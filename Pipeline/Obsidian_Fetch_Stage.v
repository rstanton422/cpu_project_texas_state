==> flow/design.v <==
module Obsidian_Fetch_Stage(IF_ID, clk);
	output reg[63:0] IF_ID;
	input clk;
	reg[31:0] PC; 	 
	reg [31:0] instrMem [0:64];
	initial
		begin
		instrMem[0] = 32'hffff_ffff;
		instrMem[1] = 32'h0000_0000;
		instrMem[2] = 32'haaaa_aaaa;
		end
	initial
		begin
		PC = 0;
		end
	always @ (posedge clk)
	begin
		IF_ID[63:32] = PC;
		IF_ID[31:0] = instrMem[PC];		 
		PC <= PC + 1;					 
	end
endmodule
# Step by step through the tools: Obsidian_Fetch_Stage
# Tool output for the design above, in the order of the flow.
# Lines are those of the file above, counted from 1.
# Operators carry their Yosys type and port widths (W data, S select, Z words).
# Library cell names are shortened.
# A cell with -- has no value.
[inputs]
top_module = "Obsidian_Fetch_Stage"
clock_port = "clk"
lib = "sky130hd"
lib_corner = "tt_025C_1v80"

# Word level
# Yosys after proc, flatten, opt, wreduce and memory -nomap, before mapping. Enables and synchronous resets that opt folds into registers are not counted as muxes. Print and check cells are not counted. Equal cells are merged and count once.
# Memory sizes are those after Yosys's memory passes, which may raise the word count (mostly to a power of two), join words into wider ones and drop unused or constant bits.
[op_classes]
addsub = 1
[ops]
columns = ["op", "count"]
rows = [
  ["$add A32 B1 Y32 const B", 1],
]
[bits]
inputBits = 1
romBits = 2080
clocked_rd_ports_x_width = 32
word_cells = 4
mem_count = 1
reg_bits = 96
[mem_list]
columns = ["name", "words", "word_bits", "rd", "write_ports", "line", "text"]
rows = [
  ["instrMem", 65, 32, 1, 0, 5, "reg [31:0] instrMem [0:64];"],
]

# Logic depth
# Depth = most cells in a row (Yosys ltp): at word level without a register or memory, in the mapped netlist without a sequential cell, where the memories' decode and read muxes count.
[depth]
depth_word = 1
ABC_AREA = 1
depth_mapped = 8

# Synthesis result
# Yosys stat after the flow's synthesis: flattened, memories mapped to cells. It holds for the ABC_AREA given above (unset counts as 0); a run with the other value may have another netlist.
# The area totals of this step are shown rounded.
[by_type]
columns = ["cell", "count"]
rows = [
  ["dfxtp_1", 66],
  ["nand2_1", 89],
  ["buf_4", 30],
  ["nor2_1", 37],
  ["xor2_1", 10],
  ["inv_1", 19],
  ["nand3_1", 9],
  ["nand3b_1", 6],
  ["nor2_4", 4],
  ["nor2_2", 7],
  ["xnor2_1", 5],
  ["nand2_2", 4],
  ["nor2_8", 1],
  ["ha_1", 1],
  ["nand2_4", 1],
  ["and2_1", 1],
  ["or2_2", 1],
  ["nor3_1", 1],
]
[synth_totals]
cell_count = 292
buffers = 30
mapped_area_um2 = 2490
ffs = 66

# Worst setup path after synthesis
# Path of least setup slack by OpenSTA after synthesis, without wires, with an ideal clock, recovery checks aside; 20% of the period is set as input and as output delay. Where synthesis merged equal registers, the netlist keeps one of their names.
[synth_timing]
path_type = "flip-flop to flip-flop"
start = "register PC[1]"
end = "register PC[24]"
setup_slack_ns = 0.619
t_first_pin_ns = 0.000
delay_ns = 1.271
path_buffers = 0
arrival_time_ns = 1.159
driving_pins = 9
period_ns = 1.89
t_required_ns = 1.778
setup_time_ns = 0.112
synth_period_reached_ns = 1.271
# "delay_ns" = arrival - input delay + setup time.
# "driving_pins" counts driving pins, that of a launching flip-flop among them; a cell with two outputs on the path counts twice.
# "synth_period_reached_ns" is the clock period less the worst setup slack; recovery checks do not enter. This is arithmetic on one report: input and output delays are still those of the set period (20% each).
# Between the ends stands the longest chain of elaborated cells between them, by number of cells; it is not shown to be the way that was timed. Of several equally long chains one is given.
# A line is the first line of the expression or statement that the cell stems from. Yosys adds cells for indexed reads and writes and turns some case tables into memories.
[synth_via]
cell_sequence = "dfxtp_1 -> ha_1 -> nand2_1 -> nor2_1 -> nand2_1 -> nor2_4 -> nand2_1 -> nand2_1 -> nand2_1"
elab_chain_cells = 1
[synth_rtl]
columns = ["element", "line", "text"]
rows = [
  ["from (decl)", 4, "reg[31:0] PC;"],
  ["from (assign)", 20, "PC <= PC + 1;"],
  ["$add A32 B1 Y32", 20, ""],
  ["to (assign)", 20, ""],
  ["to (decl)", 4, ""],
]

# Path in the finished layout
# Path of least setup slack in the final report of run 2 (OpenROAD, finished layout, wires in). Where an end is a register, its clock arrival counts in the times.
[layout_timing]
path_type = "flip-flop to output port"
start = "register (no name shown)"
end = "output port IF_ID[18]"
driving_pins = 2
period_ns = 2.46
setup_slack_ns = 0.43
path_buffers = 1
t_required_ns = 1.97
arrival_time_ns = 1.54
t_first_pin_ns = 0.33
out_delay_ns = 0.49
[layout_via]
cell_sequence = "dfxtp_1 -> clkdlybuf4s50_1"
[layout_rtl]
columns = ["element", "line", "text"]
rows = [
  ["to (decl)", 2, "output reg[63:0] IF_ID;"],
]
# Chain of elaborated cells between the ends: none given.

# Record of 2 stored runs of the RTL-to-layout flow on Obsidian_Fetch_Stage, platform sky130hd. The runs are unordered. Constraints: input delay and output delay 20% of the set period each, output load 0.01 pF.
# By "period_reached_ns" is meant the clock period of the run minus its worst setup slack. This is arithmetic on one report: input and output delays are still those of the set period (20% each).
# By "worst_path_time_ns" is meant the share of the clock period that the worst setup path is allowed (20% is reserved at inputs, 20% at outputs), minus its slack. Clock arrival times at its registers enter into it.
# "power.total_mw": no workload was simulated; the value follows from the tool's default switching activity.
# Values from the reports are rounded here.

[[run]]
name = "run 1"
[run.settings]
period_ns = 2.27
CORE_UTILIZATION = 54
CORE_ASPECT_RATIO = 1.94
CORE_MARGIN = 5
CELL_PAD_IN_SITES_GLOBAL_PLACEMENT = 2
CELL_PAD_IN_SITES_DETAIL_PLACEMENT = 2
TNS_END_PERCENT = 35
ABC_AREA = 1
CAP_MARGIN = 30
SLEW_MARGIN = 20
[run.results]
outcome = "not finished: placement ended with error GPL-0301"

[[run]]
name = "run 2"
[run.settings]
period_ns = 2.46
CORE_UTILIZATION = 53
PLACE_DENSITY = 0.38
CORE_ASPECT_RATIO = 0.92
CELL_PAD_IN_SITES_GLOBAL_PLACEMENT = 0
ABC_AREA = 1
GPL_ROUTABILITY_DRIVEN = 0
CAP_MARGIN = 0
CORE_MARGIN = 2
SLEW_MARGIN = 20
[run.results]
yosys.chip_area_um2 = 2490
dieArea_um2 = 5260
final_stdcell_area_um2 = 3170
post_route_util_pct = 71.5
setup_ws_ns = 0.427
tns_setup_ns = 0.000
hold_ws_ns = 0.365
power.total_mw = 1.90
period_reached_ns = 2.033
worst_path_time_ns = 1.54
path_kind = "flip-flop to output port"
